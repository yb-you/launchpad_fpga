==> flow/design.v <==
`timescale 1ns / 1ps
module textlcd(
	input		RESET,			 
	input		CLK,				 
	output wire	LCD_RS,		 
	output wire	LCD_RW,		 
	output reg	LCD_EN,		 
	output wire	[7:0]	LCD_DATA,
	input		[3:0]	LEFT_KEY,
	input Mode_Switch
);
reg	[31:0] 	cnt;		 
reg	[2:0]		status;	 
reg	[10:0]	delay_lcdclk;	 
reg	[5:0]		count_lcd;		 
reg	[127:0] 	line_1;
reg	[127:0] 	line_2;
reg 	[8:0] 	set_data;
reg LEFT_K0;
reg LEFT_K1;
reg LEFT_K2;
reg LEFT_K3;
reg Rec_on;
reg [26:0] Rec_cnt;
reg		[26:0] Rec_wait;
reg		Rec_start;
always @ (posedge CLK or posedge RESET)
begin
	if (RESET)
		cnt <= 25'd0;
	else
		begin
			if (cnt < 25'd23999999)		
				cnt <= cnt + 25'd1;
			else
			   cnt <= 25'd0;
		end
end
always @ (posedge CLK or posedge RESET)
begin
	if (RESET)
		status <= 3'd0;
	else
		begin
			if (cnt == 25'd23999999)
			begin
				if(status == 3'd7)		
					status <= 3'd0;
				else
					status <= status + 3'd1;
			end
		end
end
always @(posedge RESET or posedge CLK)
begin
	if(RESET)
		begin
			delay_lcdclk	<=	11'd0;
			count_lcd		<=	6'd0; 
			LCD_EN		<=	1'b0;
			LEFT_K0 <= 0;
			LEFT_K1 <= 0;
			LEFT_K2 <= 0;
			LEFT_K3 <= 0;
			line_1	<= {"Select LEFT_KEY "};
			line_2	<= {"1Fre2REC3BK24BK1"};
			Rec_on <=0;
			Rec_cnt <=27'd0;
			Rec_wait <= 27'd0;
			Rec_start <=0;
		end
	else
		begin
			if (delay_lcdclk < 11'd2000)
				delay_lcdclk <=  delay_lcdclk + 11'd1;
			else
				delay_lcdclk <= 11'd0;
			if (delay_lcdclk == 11'd0)
				begin
					if (count_lcd < 6'd40)
						count_lcd <= count_lcd + 6'd1;
					else
						count_lcd <= 6'd7;
				end
			if (delay_lcdclk == 11'd200)
				LCD_EN <= 1'b1;
			else if (delay_lcdclk == 11'd1800)
				LCD_EN <= 1'b0;
			if(LEFT_KEY[0]==1) begin
				LEFT_K0<=1;
				LEFT_K1<=0;
				LEFT_K2<=0;
				LEFT_K3<=0;
				Rec_on<= 0;
			   Rec_start <=0; end
			else if(LEFT_KEY[1]==1) begin
				LEFT_K0<=0;
				LEFT_K1<=1;
				LEFT_K2<=0;
				LEFT_K3<=0;
				Rec_on<= 0;
			   Rec_start <=0; end	
			else if(LEFT_KEY[2]==1) begin
				LEFT_K0<=0;
				LEFT_K1<=0;
				LEFT_K2<=1;
				LEFT_K3<=0;end	
			else if(LEFT_KEY[3]==1) begin
				LEFT_K0<=0;
				LEFT_K1<=0;
				LEFT_K2<=0;
				LEFT_K3<=1;
				Rec_on<= 0;
			   Rec_start <=0; end
			if(LEFT_K0==1)
				begin
					line_1 <= {"Mode Bank1      "};
					case(status)
						3'd0 : begin line_2 <= {"A Flightless Air"}; end
						3'd1 : begin line_2 <= {" Flightless Airp"}; end
						3'd2 : begin line_2 <= {"Flightless Airpl"}; end
						3'd3 : begin line_2 <= {"lightless Airpla"}; end
						3'd4 : begin line_2 <= {"ightless Airplan"}; end
						3'd5 : begin line_2 <= {"ghtless Airplane"}; end
						3'd6 : begin line_2 <= {"htless Airplane "}; end
						3'd7 : begin line_2 <= {"tless Airplane  "}; end
					endcase
				end
			else if(LEFT_K1==1)
				begin line_1 <= {"Mode Bank2      "}; line_2 <= {"Toy Forest      "}; end
			else if(LEFT_K2==1) 
			begin 
				if(LEFT_KEY[2]==1)
				begin
					if(Rec_on ==0)
					begin
							if(Rec_cnt >27'd71999999)
							begin
									Rec_on <=1;
									Rec_cnt<= 27'd0;
							end
							else	begin	Rec_cnt<= Rec_cnt+ 27'd1;	end
					end
				Rec_wait <=27'd0;	
				end
				else begin Rec_cnt<= 27'd0; end
				if((Rec_on==1) && (LEFT_KEY[2]==0))
				begin 
					if(Rec_wait>27'd71999999)
					begin
							Rec_start <=1;
							Rec_wait <=27'd0;
					end
					else begin Rec_wait <= Rec_wait + 27'd1; end
					if(Rec_start==1)
					begin
						begin line_1 <= {"Mode Record     "}; line_2 <= {"Recoding...     "}; end
					end
				end
				else
					begin line_1 <= {"Mode Record     "}; line_2 <= {"Stay push L_SW2 "}; end
			end	 
			else if(LEFT_K3==1)
			begin
				if(!Mode_Switch)
					begin line_1 <= {"Mode Free       "}; line_2 <= {"Scale scale     "}; end
				else
					begin line_1 <= {"Mode Free       "}; line_2 <= {"Scale Arpeggio  "}; end
			end		
	end
end
initial
begin
	line_1	<= {"Select LEFT_KEY "};
	line_2	<= {"1Fre2REC3BK24BK1"};
end
always @(posedge RESET or posedge CLK)
begin
	if (RESET)
		set_data <= 9'd0;
	else
		begin
			case (count_lcd)
				16'd0		:	set_data	<=	{1'b0, 8'h38};	 
				16'd1		:	set_data	<=	{1'b0, 8'h38};	 
				16'd2		:	set_data	<=	{1'b0, 8'h0e};  
				16'd3		:	set_data	<=	{1'b0, 8'h06};  
				16'd4		:	set_data	<=	{1'b0, 8'h02};	 
				16'd5		:	set_data	<=	{1'b0, 8'h01};	 
				16'd6		:	set_data	<=	{1'b0, 8'h80};	 
				16'd7		:	set_data	<=	{1'b1, line_1[127:120]};
				16'd8		:	set_data	<=	{1'b1, line_1[119:112]};
				16'd9		:	set_data	<=	{1'b1, line_1[111:104]};
				16'd10	:	set_data	<=	{1'b1, line_1[103:96]};
				16'd11	:	set_data	<=	{1'b1, line_1[95:88]};
				16'd12	:	set_data	<=	{1'b1, line_1[87:80]};
				16'd13	:	set_data	<=	{1'b1, line_1[79:72]};
				16'd14	:	set_data	<=	{1'b1, line_1[71:64]};
				16'd15	:	set_data	<=	{1'b1, line_1[63:56]};
				16'd16	:	set_data	<=	{1'b1, line_1[55:48]};
				16'd17	:	set_data	<=	{1'b1, line_1[47:40]};
				16'd18	:	set_data	<=	{1'b1, line_1[39:32]};
				16'd19	:	set_data	<=	{1'b1, line_1[31:24]};
				16'd20	:	set_data	<=	{1'b1, line_1[23:16]};
				16'd21	:	set_data	<=	{1'b1, line_1[15:8]};
				16'd22	:	set_data	<=	{1'b1, line_1[7:0]};
				16'd23	:	set_data	<=	{1'b0, 8'hc0};		 
				16'd24	:	set_data	<=	{1'b1, line_2[127:120]};	
				16'd25	:	set_data	<=	{1'b1, line_2[119:112]};
				16'd26	:	set_data	<=	{1'b1, line_2[111:104]};
				16'd27	:	set_data	<=	{1'b1, line_2[103:96]};
				16'd28	:	set_data	<=	{1'b1, line_2[95:88]};	
				16'd29	:	set_data	<=	{1'b1, line_2[87:80]};
				16'd30	:	set_data	<=	{1'b1, line_2[79:72]};
				16'd31	:	set_data	<=	{1'b1, line_2[71:64]};
				16'd32	:	set_data	<=	{1'b1, line_2[63:56]};	
				16'd33	:	set_data	<=	{1'b1, line_2[55:48]};
				16'd34	:	set_data	<=	{1'b1, line_2[47:40]};
				16'd35	:	set_data	<=	{1'b1, line_2[39:32]};
				16'd36	:	set_data	<=	{1'b1, line_2[31:24]};	
				16'd37	:	set_data	<=	{1'b1, line_2[23:16]};
				16'd38	:	set_data	<=	{1'b1, line_2[15:8]};
				16'd39	:	set_data	<=	{1'b1, line_2[7:0]};
				16'd40	:	set_data	<=	{1'b0, 8'h02};	 
				16'd41	:	set_data	<=	{1'b0, 8'h02};	 
				default	:	begin end
			endcase
		end
end
assign LCD_RS = set_data[8];
assign LCD_RW = 1'b0;
assign LCD_DATA = set_data[7:0];
endmodule
* Step by step through the tools: textlcd
The steps from the RTL of textlcd to its reports follow in flow order. Lines are those of the file above, counted from 1. Operators carry their Yosys type and port widths (W data, S select, Z words). Library cell names are shortened. A cell with n/a has no value.
Design: top module textlcd, clock input CLK, cell library sky130hd, library corner tt_025C_1v80

* Word-level counts
Yosys after proc, flatten, opt, wreduce and memory -nomap, before mapping. Memory bits, and registers merged into a memory's read port (data or address), are not among the register bits. Print and check cells are not counted. Equal cells are merged and count once. Memory sizes are those after Yosys's memory passes, which may raise the word count (mostly to a power of two), join words into wider ones and drop unused or constant bits.
Operators by class: $mul 0, $lt $le $gt $ge 5, $add $sub $neg 6, eq/ne operators 47, multiplexer cells 58, div/mod/pow operators 0, bitwise gates (word level) 3, reductions and logical operators 13, shift-type cells 0
Operators with widths (count):
- $mux W128 | 12
- $pmux W9 S39 | 1
- $mux W27 | 6
- $eq A6 B5 Y1 const B | 16
- $mux W78 | 1
- $eq A6 B6 Y1 const B | 10
- $add A27 B1 Y27 const B | 2
- $gt A27 B27 Y1 const B | 2
- $eq A6 B4 Y1 const B | 8
- $reduce_bool A39 Y1 | 1
- $mux W1 | 34
- $add A32 B1 Y32 const B | 1
- $lt A32 B25 Y1 const B | 1
- $eq A32 B25 Y1 const B | 1
- $mux W32 | 1
- $eq A6 B3 Y1 const B | 4
- $eq A6 B2 Y1 const B | 2
- $add A11 B1 Y11 const B | 1
- $lt A11 B11 Y1 const B | 1
- $eq A11 B11 Y1 const B | 1
- $eq A11 B8 Y1 const B | 1
- $logic_not A11 Y1 | 1
- $mux W11 | 1
- $reduce_and A4 Y1 | 2
- $reduce_bool A4 Y1 | 2
- $add A6 B1 Y6 const B | 1
- $eq A6 B1 Y1 const B | 1
- $lt A6 B6 Y1 const B | 1
Other operator kinds: 13; their cells: 16.
Bit counts: memories kept 1, bits in latches 0, word width x clocked read ports 0, flip-flop bits (word level) 378, output and inout bits 11, elaborated cells 149, RAM bits 0, ROM bits 824
Memories:
- (no name shown) | depth 8, bits a word 103, read ports 1, wr ports 0, line 118 | case(status)

* Longest topological paths
Yosys ltp: most cells in a row. Word level: on the elaborated netlist, between registers, memories and ports. Mapped: between sequential cells and ports; inverters and the memories' decode and read muxes count.
Logic depth: depth in word-level cells 10, ABC_AREA 0, mapped depth 11, gate-level depth less buffers 8

* Mapped cells and area
The flow's flattened synthesis, as Yosys stat reports it; memories are mapped. The netlist is that of the ABC_AREA named above (0 if unset); the other value can give another one.
Cell types (count):
- dfrtp_1 | 185
- dfstp_2 | 52
- nor2_1 | 164
- nand2_1 | 163
- o21ai_0 | 83
- a31oi_1 | 59
- a21oi_1 | 72
- nand3_1 | 63
- nand4_1 | 37
- ha_1 | 17
- clkbuf_1 | 55
- xor2_1 | 23
- and3_1 | 31
- a22o_1 | 20
- a22oi_1 | 23
- a221o_1 | 15
- nor3_1 | 30
- buf_6 | 11
Other cell types: 69; their cells: 325.
Synthesis totals: mapped area 12896.1 µm², cells in the netlist 1428, sequential part of the area 5995.8 µm², flip-flop cells 237

* Timing after synthesis
Source: OpenSTA report_checks on the synthesized netlist (no wires, ideal clock, input and output delay 20% of the period each), path of least setup slack; recovery checks are left aside. Register names are those of the netlist, which keeps one name where synthesis merged equal registers.
Timing after synthesis: path kind register to register, from register count_lcd[0], to register set_data[4], required time 2284 ps, clock period 2350 ps, buffers on the path 1, data arrival time 2266 ps, driving pins on the path 10, setup slack 18 ps, setup time 66 ps, path delay 2332 ps, synthesis period reached 2332 ps
"path delay" = arrival - input delay + setup time. "driving pins on the path": output pins that drive a net of the path, with the launching flip-flop's if there is one; two outputs of one cell count as two. "synthesis period reached" is the clock period less the worst setup slack; recovery checks do not enter. This is arithmetic on one report: input and output delays are still those of the set period (20% each). The rows between start and end are the longest chain of elaborated cells between them; the timing report does not say that the signal goes this way. Where chains are equally long, one stands for them. Each line given opens the expression or statement behind the cell; cells for indexed reads and writes are added by Yosys, which also makes memories of some case tables. A register here has more assigning lines than the two given.
On the way, after synthesis: cell sequence dfrtp_1 -> inv_1 -> ha_1 -> buf_2 -> nor3_1 -> o32ai_1 -> a211o_2 -> nor4_4 -> and4_4 -> o32a_1, cells in the longest elaborated chain 3
RTL lines, path after synthesis:
- from (decl) | line 15 | reg [5:0] count_lcd;
- from (assign) | line 59 | count_lcd <= 6'd0;
- from (assign) | line 81 | count_lcd <= count_lcd + 6'd1;
- $eq A6 B6 Y1 | line 183 | case (count_lcd)
- $reduce_or A3 Y1
- $pmux W9 S39 | line 183
- to (assign) | line 184 | 16'd0 : set_data <= {1'b0, 8'h38};
- to (assign) | line 185 | 16'd1 : set_data <= {1'b0, 8'h38};
- to (decl) | line 18 | reg [8:0] set_data;

* Path in the finished layout
From the final timing report of flow run 1: the path of least setup slack in the routed layout; clock arrival at registers is part of the times. The report prints the path's times to 10 ps; the period is as set.
Timing post-layout: path kind register to register, from register count_lcd[0], to register set_data[0], buffers on the path 2, setup time 140 ps, clock period 3040 ps, driving pins on the path 9, required time 3490 ps, data arrival time 3380 ps, setup slack 120 ps
The rows between start and end are the longest chain of elaborated cells between them; the timing report does not say that the signal goes this way. Where chains are equally long, one stands for them. A register here has more assigning lines than the two given.
On the way, post-layout: cell sequence dfrtp_1 -> inv_1 -> ha_1 -> clkbuf_2 -> buf_2 -> a221oi_1 -> a21oi_1 -> a2111oi_4 -> nand4_1, cells in the longest elaborated chain 3
RTL lines, path post-layout:
- from (decl) | line 15 | reg [5:0] count_lcd;
- from (assign) | line 59 | count_lcd <= 6'd0;
- from (assign) | line 81 | count_lcd <= count_lcd + 6'd1;
- $eq A6 B6 Y1 | line 183 | case (count_lcd)
- $reduce_or A3 Y1
- $pmux W9 S39 | line 183
- to (assign) | line 184 | 16'd0 : set_data <= {1'b0, 8'h38};
- to (assign) | line 185 | 16'd1 : set_data <= {1'b0, 8'h38};
- to (decl) | line 18 | reg [8:0] set_data;

Subject: flow runs of textlcd

Hi,

Module textlcd, platform sky130hd: 2 stored runs of the flow (Yosys, OpenROAD) with differing settings, in no particular order. Input and output delays are each 20% of the period that was set; the output load is 0.01 pF.
"achieved period" means the clock period less the worst setup slack. The figure is calculated, with input and output delays left at 20% of the set period.
"worst path time" = time allowed to the worst setup path (clock period - input delay - output delay, where it has them) - its slack; a late launch clock adds to it, a late capture clock takes from it.
"total power after layout" rests on the timing tool's default activity at the inputs, not on a simulated workload.
"worst path time" is given in steps of 10 ps.

[flow run 1] flow files
==> flow/run.sh <==
#!/bin/bash
# the make line also repeats the synthesis and layout settings of config.mk as NAME=value (left out here)
make -C /OpenROAD-flow-scripts/flow DESIGN_CONFIG=/design/flow/config.mk WORK_HOME=/design/flow/orfs CLKGATE_MAP_FILE= finish
==> flow/config.mk <==
export PLATFORM = sky130hd
export DESIGN_NAME = textlcd
export DESIGN_NICKNAME = textlcd
export VERILOG_FILES = /design/flow/design.v
export SDC_FILE = /design/flow/constraint.sdc
export NUM_CORES = 4
export LEC_CHECK = 0
export CAP_MARGIN = 20
export CELL_PAD_IN_SITES_DETAIL_PLACEMENT = 2
export CELL_PAD_IN_SITES_GLOBAL_PLACEMENT = 2
export CORE_MARGIN = 2
export CORE_UTILIZATION = 20
export CTS_CLUSTER_DIAMETER = 287
export GPL_TIMING_DRIVEN = 0
export PLACE_DENSITY_LB_ADDON = 0.2
export SETUP_SLACK_MARGIN = 0.03
export SLEW_MARGIN = 5
export TNS_END_PERCENT = 5
==> flow/constraint.sdc <==
create_clock -name core_clock -period 3.04 [get_ports {CLK}]
set_input_delay 0.6080 -clock core_clock [delete_from_list [all_inputs] [get_ports {CLK}]]
set_output_delay 0.6080 -clock core_clock [all_outputs]
set_load 0.01 [all_outputs]

[flow run 1] result: worst path time 2920 ps; kind of the worst setup path register to register; post-route setup TNS 0 ps; achieved period 2925 ps; worst slack on setup checks 115 ps; total power after layout 8.137 mW; total die area 66527.9 µm²; post-layout utilization 24.3 %; Yosys chip area after synthesis 12896.1 µm²

[flow run 2] flow files
==> flow/run.sh <==
#!/bin/bash
# the make line also repeats the synthesis and layout settings of config.mk as NAME=value (left out here)
make -C /OpenROAD-flow-scripts/flow DESIGN_CONFIG=/design/flow/config.mk WORK_HOME=/design/flow/orfs CLKGATE_MAP_FILE= finish
==> flow/config.mk <==
export PLATFORM = sky130hd
export DESIGN_NAME = textlcd
export DESIGN_NICKNAME = textlcd
export VERILOG_FILES = /design/flow/design.v
export SDC_FILE = /design/flow/constraint.sdc
export NUM_CORES = 4
export LEC_CHECK = 0
export ABC_AREA = 0
export CAP_MARGIN = 25
export CELL_PAD_IN_SITES_DETAIL_PLACEMENT = 1
export CELL_PAD_IN_SITES_GLOBAL_PLACEMENT = 1
export CORE_ASPECT_RATIO = 0.82
export CORE_MARGIN = 10
export CORE_UTILIZATION = 58
export MAX_ROUTING_LAYER = met4
export PLACE_DENSITY_LB_ADDON = 0.19
export SETUP_SLACK_MARGIN = 0.11
export SLEW_MARGIN = 20
==> flow/constraint.sdc <==
create_clock -name core_clock -period 2.38 [get_ports {CLK}]
set_input_delay 0.4760 -clock core_clock [delete_from_list [all_inputs] [get_ports {CLK}]]
set_output_delay 0.4760 -clock core_clock [all_outputs]
set_load 0.01 [all_outputs]

[flow run 2] result: worst path time 2470 ps; kind of the worst setup path register to register; post-route setup TNS -280 ps; achieved period 2467 ps; worst slack on setup checks -87 ps; total power after layout 9.657 mW; total die area 28627.7 µm²; post-layout utilization 69.6 %; Yosys chip area after synthesis 12896.1 µm²

Regards
